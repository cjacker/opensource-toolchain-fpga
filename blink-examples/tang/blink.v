==> flow/design.v <==
module blink(
	input clk,
	output [5:0] led
);
  reg [24:0] counter;
  initial begin
    counter = 0;
  end
  always @(posedge clk)
  begin
    counter <= counter + 1;
  end
  assign led[5] = counter[24];
  assign led[4] = counter[24];
  assign led[3] = counter[24];
  assign led[2] = counter[24];
  assign led[1] = counter[24];
  assign led[0] = counter[24];
endmodule
== Step by step through the tools: blink ==
Tool output for the design above, in the order of the flow.
Lines are those of the file above, counted from 1.
Cell names lack the library's common part.
The mark -- stands for no value.

* Top module: blink
* Clock port: clk
* Cell library: sky130hd
* Timing corner: tt_025C_1v80

== Word level ==
Counts by Yosys on the flattened word-level netlist (proc, flatten, opt, wreduce; memories kept). Register bits leave out memories and registers merged into their read ports (data or address); mux counts leave out enables and synchronous resets folded into registers. Print and check cells are left out. Cells with the same type and inputs are merged into one.

* Cells after elaboration: 2
* Output and inout port bits: 6
* Flip-flop bits (word level): 25
* Input port bits: 1

* Add/subtract/negate cells: 1

{| class="wikitable"
|+ Operators by type and width
! cell !! number
|-
| 25-bit by 1-bit adder with 25-bit output (second input constant) || 1
|}

== Depth ==
Longest topological path by Yosys (ltp), each cell counted once; first at word level (registers and memories cut), then after technology mapping (sequential cells cut; the memories' decode and read muxes count).

* Depth in word-level cells: 1
* ABC_AREA: 0
* Mapped depth: 5
* Gate-level depth less buffers: 5

== Netlist ==
The flow's flattened synthesis, as Yosys stat reports it; memories are mapped. The netlist is that of the ABC_AREA named above (0 if unset); the other value can give another one.
The area totals of this step are shown rounded.

* Mapped flip-flops: 25
* Standard cells after synthesis: 91
* Chip area (Yosys): 1000 um^2
* Buffer cells: 6
* Area of sequential cells: 500 um^2

{| class="wikitable"
|+ Cells by type
! type !! number !! area in all (um^2)
|-
| dfxtp_1 || 25 || 500.48
|-
| xnor2_1 || 15 || 131.376
|-
| xor2_1 || 8 || 70.067
|-
| buf_4 || 6 || 45.043
|-
| nand3_1 || 9 || 45.043
|-
| nand4_4 || 2 || 42.541
|-
| nor4_4 || 2 || 42.541
|-
| and3_1 || 5 || 31.28
|-
| nand4_1 || 4 || 25.024
|-
| and4_1 || 2 || 17.517
|-
| nand3_4 || 1 || 17.517
|-
| nand2_1 || 4 || 15.014
|-
| nor2_1 || 4 || 15.014
|-
| ha_1 || 1 || 12.512
|-
| and3_2 || 1 || 7.507
|-
| inv_1 || 2 || 7.507
|}

== Timing after synthesis ==
OpenSTA on the mapped netlist: ideal clock, no wires. The path of least setup slack (recovery checks aside). Input and output delay are each 20% of the period. Register names are those of the netlist, which keeps one name where synthesis merged equal registers.

* Path type: flip-flop to flip-flop
* Start point: reg counter[0]
* End point: reg counter[24]
* Data required time: 1.997 ns
* Buffers on the path: 0
* Stages on the path: 6
* Time at the first pin: 0.000 ns
* Arrival: 1.267 ns
* Period: 2.12 ns
* Delay of the path: 1.390 ns
* Setup time: 0.123 ns
* Path slack: 0.730 ns
* Period reached after synthesis: 1.39 ns

"delay of the path" = arrival - input delay + setup time.
"stages on the path": output pins that drive a net of the path, with the launching flip-flop's if there is one; two outputs of one cell count as two.
"period reached after synthesis" = period - worst setup slack (recovery checks aside). The figure is calculated, with input and output delays left at 20% of the set period.
Between the ends stands the longest chain of elaborated cells between them, by number of cells; it is not shown to be the way that was timed. Of several equally long chains one is given.
A line is the first line of the expression or statement that the cell stems from. Yosys adds cells for indexed reads and writes and turns some case tables into memories.

* Path through: dfxtp_1 -> ha_1 -> nand3_1 -> nor4_4 -> nand4_1 -> xnor2_1
* Cells in the longest elaborated chain: 1
* Elaborated cells between the ends (all ways): 1
* RTL lines with such cells: 1
* Those cells by class: 1 x add/sub

{| class="wikitable"
|+ Ends and longest elaborated chain, post-synthesis
! what !! RTL line !! text
|-
| from (decl) || 5 || <nowiki>reg [24:0] counter;</nowiki>
|-
| from (assign) || 11 || <nowiki>counter <= counter + 1;</nowiki>
|-
| 25-bit by 1-bit adder with 25-bit output || 11 ||
|-
| to (assign) || 11 ||
|-
| to (decl) || 5 ||
|}

== Timing after layout ==
Path of least setup slack in the final report of run 1 (OpenROAD, finished layout, wires in). Where an end is a register, its clock arrival counts in the times.

* Path type: flip-flop to output port
* Start point: reg counter[24]
* End point: out led[0]
* Time at the first pin: 0.27 ns
* External output delay: 0.45 ns
* Path slack: 0.50 ns
* Arrival: 1.28 ns
* Buffers on the path: 1
* Data required time: 1.78 ns
* Period: 2.23 ns
* Stages on the path: 2

* Path through: dfxtp_1 -> clkdlybuf4s50_1
* Cells in the longest elaborated chain: 0
* Elaborated cells between the ends (all ways): 0
* RTL lines with such cells: 0

{| class="wikitable"
|+ Ends and longest elaborated chain, after layout
! what !! RTL line !! text
|-
| from (decl) || 5 || <nowiki>reg [24:0] counter;</nowiki>
|-
| from (assign) || 11 || <nowiki>counter <= counter + 1;</nowiki>
|-
| to (decl) || 3 || <nowiki>output [5:0] led</nowiki>
|}

--- measured runs ---
Measured results for blink: 2 stored runs of the Yosys and OpenROAD flow on sky130hd. The settings differ; the order carries no meaning. The constraints put input and output delay at 20% of the set period each and load the outputs with 0.01 pF.
"reached clock period" means the clock period less the worst setup slack. The figure is calculated, with input and output delays left at 20% of the set period.
"time used up by the worst setup path" means the part of the period allowed to the worst setup path (the constraints hold back 20% at inputs and 20% at outputs) less its slack; where the path has registers, the arrival times of their clocks count too.
"total power after layout" is the tool's figure for a default switching activity; nothing was simulated.
Values from the reports are rounded here.

=== Run 1 ===
{| class="wikitable"
! Setting !! Value
|-
| period_ns || 2.23
|-
| CORE_UTILIZATION || 19
|-
| SETUP_SLACK_MARGIN || 0.39
|-
| PLACE_DENSITY_LB_ADDON || 0.08
|-
| CORE_ASPECT_RATIO || 1.96
|-
| CELL_PAD_IN_SITES_DETAIL_PLACEMENT || 2
|-
| CTS_CLUSTER_DIAMETER || 249
|-
| CAP_MARGIN || 10
|-
| CORE_MARGIN || 2
|-
| SLEW_MARGIN || 20
|-
! Result !! Value
|-
| Worst setup slack after layout || 0.50 ns
|-
| Cell area after synthesis || 1000 um^2
|-
| Time used up by the worst setup path || 1.28 ns
|-
| Kind of the worst setup path || flip-flop to output port
|-
| Reached clock period || 1.731 ns
|-
| Total power after layout || 720 uW
|-
| Worst-case hold slack || 0.43 ns
|-
| Standard-cell area after layout || 1200 um^2
|-
| Utilization || 0.22
|-
| Total negative slack || 0.000 ns
|-
| Full die area || 6000 um^2
|}

=== Run 2 ===
{| class="wikitable"
! Setting !! Value
|-
| period_ns || 1.8
|-
| CORE_UTILIZATION || 68
|-
| SETUP_SLACK_MARGIN || 0.48
|-
| PLACE_DENSITY_LB_ADDON || 0.18
|-
| HOLD_SLACK_MARGIN || -0.09
|-
| CELL_PAD_IN_SITES_GLOBAL_PLACEMENT || 0
|-
| CELL_PAD_IN_SITES_DETAIL_PLACEMENT || 0
|-
| GPL_TIMING_DRIVEN || 1
|-
| CAP_MARGIN || 15
|-
| SLEW_MARGIN || 40
|-
| MIN_ROUTING_LAYER || met2
|-
| MAX_ROUTING_LAYER || met5
|-
| CORE_MARGIN || 2
|-
! Result !! Value
|-
| Worst setup slack after layout || 0.26 ns
|-
| Cell area after synthesis || 1000 um^2
|-
| Time used up by the worst setup path || 1.54 ns
|-
| Kind of the worst setup path || flip-flop to flip-flop
|-
| Reached clock period || 1.543 ns
|-
| Total power after layout || 790 uW
|-
| Worst-case hold slack || 0.46 ns
|-
| Standard-cell area after layout || 1300 um^2
|-
| Utilization || 0.88
|-
| Total negative slack || 0.000 ns
|-
| Full die area || 1800 um^2
|}
--- end ---
